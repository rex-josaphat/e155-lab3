==> flow/design.v <==
module ledControl #(parameter  int SWITCH_COUNT = 100_000)( 
        input logic clk, reset,
        input logic [3:0] sw1, sw2,
        output logic [1:0] onSeg,  
        output logic [3:0] sevenSegIn);
        logic seg_en;  
        logic [24:0] counter;
        logic [3:0] next_sw;  
        assign segSum = sw1 + sw2;
        always_ff @(posedge clk) begin
            if(reset == 0) begin
                counter <= 0; seg_en <= 0;
            end
                else if (counter == SWITCH_COUNT-1) begin  
                counter <= 0;
                seg_en <= ~seg_en; 
            end
            else counter <= counter + 1;
        end
        always_comb begin
            next_sw = (seg_en == 0) ? sw1 : sw2;  
            if (counter < 500) begin  
                onSeg = 2'b00;  
                sevenSegIn = next_sw;  
            end else begin
                onSeg = (seg_en == 0) ? 2'b10 : 2'b01;  
                sevenSegIn = next_sw;  
            end
        end
endmodule
* Reports on ledControl *
The steps from the RTL of ledControl to its reports follow in flow order.
Line numbers count from 1 in the design file above.
Operators: Yosys type, input widths -> output width; for muxes data width and select width s.
Cell names lack the library's common part.
Not given: -

set-up
  top module = ledControl
  clock input = clk
  cell library = sky130hd
  timing corner = tt_025C_1v80

* Word-level counts *
Yosys after proc, flatten, opt, wreduce and memory -nomap, before mapping. Enables and synchronous resets that opt folds into registers are not counted as muxes. Memory bits, and registers merged into a memory's read port (data or address), are not among the register bits. Print and check cells are not counted. Equal cells are merged and count once.

storage and ports
  register bits after elaboration = 26
  input bits = 10
  cells after elaboration = 11
  output and inout port bits = 6

operators by class
  equality and inequality tests = 1
  muxes and demuxes = 3
  bitwise operators = 2
  reduce/logical cells = 1
  order comparisons = 1
  add/subtract/negate cells = 1

operator list
  kind                   number
  $add 25x1->25 const B  1
  $eq 25x17->1 const B   1
  $lt 25x9->1 const B    1
  $mux 4                 1
  $mux 2                 2
  $not 1->1              2
  $reduce_or 2->1        1

* Depth *
Depth = most cells in a row (Yosys ltp): at word level without a register or memory, in the mapped netlist without a sequential cell, where the memories' decode and read muxes count.

logic depth
  depth after elaboration = 2
  ABC_AREA = 0
  depth in mapped cells = 7
  mapped depth without buffers = 5

* After synthesis *
Yosys stat after the flow's synthesis: flattened, memories mapped to cells. It holds for the ABC_AREA given above (unset counts as 0); a run with the other value may have another netlist.
The area totals of this step are shown rounded.

synthesis totals
  flip-flops = 26
  mapped area = 1,299 um^2
  buffers = 7
  sequential area = 520.5 um^2
  cells in the netlist = 146

cells by type
  type     number  total area (um^2)
  dfxtp_1  26      520.499
  xor2_1   10      87.584
  nor2_1   16      60.058
  a21oi_1  10      50.048
  nand4_1  8       50.048
  mux2_2   4       45.043
  nand3_1  9       45.043
  o21ai_0  8       40.038
  and4_1   4       35.034
  buf_6    3       33.782
  or3_1    5       31.28
  o31ai_1  4       30.029
  or4_1    4       30.029
  nand2_1  6       22.522
  or3_2    3       22.522
  nand4_4  1       21.27
  nor4_1   3       18.768
  xnor2_1  2       17.517

Other cell types: 16; their cells: 20.

* Path before layout *
Path of least setup slack by OpenSTA after synthesis, without wires, with an ideal clock, recovery checks aside; 20% of the period is set as input and as output delay. Where synthesis merged equal registers, the netlist keeps one of their names.

path after synthesis
  path type = register -> register
  from = reg counter[0]
  to = reg counter[10]
  stages on the path = 8
  clock period = 2,240 ps
  arrival = 1,517 ps
  buffers on the path = 2
  delay of the path = 1,634 ps
  required time = 2,123 ps
  launch time at the first pin = 0 ps
  setup slack = 605 ps
  setup time = 117 ps
  synthesis period reached = 1,635 ps

"delay of the path" = arrival - input delay + setup time.
"stages on the path" counts driving pins, that of a launching flip-flop among them; a cell with two outputs on the path counts twice.
"synthesis period reached" = period - worst setup slack (recovery checks aside). The figure is calculated, with input and output delays left at 20% of the set period.
Between the ends stands the longest chain of elaborated cells between them, by number of cells; it is not shown to be the way that was timed. Of several equally long chains one is given.
Each line given opens the expression or statement behind the cell; cells for indexed reads and writes are added by Yosys, which also makes memories of some case tables.
At most two assigning lines are given for a register; there are more.

between the ends, after synthesis
  cells stage by stage = dfxtp_1 > ha_1 > and4_1 > buf_2 > nand4_1 > o21ai_2 > buf_2 > nor2_1
  length of the longest elaborated chain = 2
  elaborated cells on any way between the ends = 3
  source lines of those cells = 2
  classes of those cells = add/sub (1); eq/ne (1); reduce/logical (1)

ends and longest elaborated chain, after synthesis
  what             RTL line  text
  start, declared  7         logic [24:0] counter;
  start, assigned  12        counter <= 0; seg_en <= 0;
  start, assigned  18        else counter <= counter + 1;
  $eq 25x17->1     14        else if (counter == SWITCH_COUNT-1) begin
  $reduce_or 2->1  -
  end, assigned    15        counter <= 0;
  end, assigned    18
  end, declared    7

* Timing after layout *
Path of least setup slack in the final report of run 1 (OpenROAD, finished layout, wires in). Where an end is a register, its clock arrival counts in the times.
The path's times are printed in steps of 10 ps; the period is the one set.

path after layout
  path type = register -> output
  from = reg counter[12]
  to = out onSeg[0]
  buffers on the path = 1
  clock period = 2,750 ps
  setup slack = 130 ps
  launch time at the first pin = 280 ps
  stages on the path = 6
  required time = 2,200 ps
  arrival = 2,070 ps
  output delay = 550 ps

Between the ends stands the longest chain of elaborated cells between them, by number of cells; it is not shown to be the way that was timed. Of several equally long chains one is given.
At most two assigning lines are given for a register; there are more.

between the ends, after layout
  cells stage by stage = dfxtp_1 > nor4_1 > nand3_1 > nor3_1 > nor2b_1 > clkdlybuf4s50_1
  length of the longest elaborated chain = 2
  elaborated cells on any way between the ends = 2
  source lines of those cells = 1
  classes of those cells = compare (1); mux (1)

ends and longest elaborated chain, after layout
  what             RTL line  text
  start, declared  7         logic [24:0] counter;
  start, assigned  12        counter <= 0; seg_en <= 0;
  start, assigned  18        else counter <= counter + 1;
  $lt 25x9->1      22        if (counter < 500) begin
  $mux 2           22
  end, declared    4         output logic [1:0] onSeg,

Flow measurements of ledControl on sky130hd: 2 stored runs with different settings, listed in no order. Input and output delays are each 20% of the period that was set; the output load is 0.01 pF.
"achieved clock period" means the clock period less the worst setup slack. The figure is calculated, with input and output delays left at 20% of the set period.
"worst setup path time" is the time allowed to the run's worst setup path (the clock period less input and output delay, where it has them) less its slack. Clock arrival times count: a late capture clock shortens it, a late launch clock lengthens it.
By "power" is meant OpenSTA's value without simulated activity: inputs other than the clock are taken to toggle once in ten clock periods, and the tool carries that through the logic.
"worst setup path time" is given in steps of 10 ps.
Values from the reports are rounded here.

Run 1
==> flow/run.sh <==
#!/bin/bash
# the make line also repeats the synthesis and layout settings of config.mk as NAME=value (left out here)
make -C /OpenROAD-flow-scripts/flow DESIGN_CONFIG=/design/flow/config.mk WORK_HOME=/design/flow/orfs CLKGATE_MAP_FILE= finish
==> flow/config.mk <==
export PLATFORM = sky130hd
export DESIGN_NAME = ledControl
export DESIGN_NICKNAME = ledControl
export VERILOG_FILES = /design/flow/design.v
export SDC_FILE = /design/flow/constraint.sdc
export NUM_CORES = 4
export LEC_CHECK = 0
export CAP_MARGIN = 20
export CELL_PAD_IN_SITES_DETAIL_PLACEMENT = 1
export CELL_PAD_IN_SITES_GLOBAL_PLACEMENT = 0
export CORE_MARGIN = 6
export CORE_UTILIZATION = 23
export CTS_CLUSTER_DIAMETER = 88
export PLACE_DENSITY = 0.64
export SETUP_SLACK_MARGIN = -0.07
export SLEW_MARGIN = 20
export TNS_END_PERCENT = 65
==> flow/constraint.sdc <==
create_clock -name core_clock -period 2.75 [get_ports {clk}]
set_input_delay 0.5500 -clock core_clock [delete_from_list [all_inputs] [get_ports {clk}]]
set_output_delay 0.5500 -clock core_clock [all_outputs]
set_load 0.01 [all_outputs]

==> results of run 1 <==
chip area after synthesis (Yosys): 1,299 um^2
die area: 7,594 um^2
standard-cell area of the final layout: 1,570 um^2
worst setup slack after layout: 133 ps
total negative slack: 0 ps
worst hold slack: 480 ps
power: 750.6 µW
achieved clock period: 2,617 ps
worst setup path time: 2,070 ps
worst setup path kind: register -> output

Run 2
==> flow/run.sh <==
#!/bin/bash
# the make line also repeats the synthesis and layout settings of config.mk as NAME=value (left out here)
make -C /OpenROAD-flow-scripts/flow DESIGN_CONFIG=/design/flow/config.mk WORK_HOME=/design/flow/orfs CLKGATE_MAP_FILE= finish
==> flow/config.mk <==
export PLATFORM = sky130hd
export DESIGN_NAME = ledControl
export DESIGN_NICKNAME = ledControl
export VERILOG_FILES = /design/flow/design.v
export SDC_FILE = /design/flow/constraint.sdc
export NUM_CORES = 4
export LEC_CHECK = 0
export ABC_AREA = 0
export CAP_MARGIN = 5
export CELL_PAD_IN_SITES_GLOBAL_PLACEMENT = 3
export CORE_MARGIN = 2
export CORE_UTILIZATION = 64
export CTS_CLUSTER_DIAMETER = 43
export CTS_CLUSTER_SIZE = 80
export GPL_ROUTABILITY_DRIVEN = 1
export SLEW_MARGIN = 0
==> flow/constraint.sdc <==
create_clock -name core_clock -period 2.5 [get_ports {clk}]
set_input_delay 0.5000 -clock core_clock [delete_from_list [all_inputs] [get_ports {clk}]]
set_output_delay 0.5000 -clock core_clock [all_outputs]
set_load 0.01 [all_outputs]

==> results of run 2 <==
did not finish, placement stopped with GPL-0301
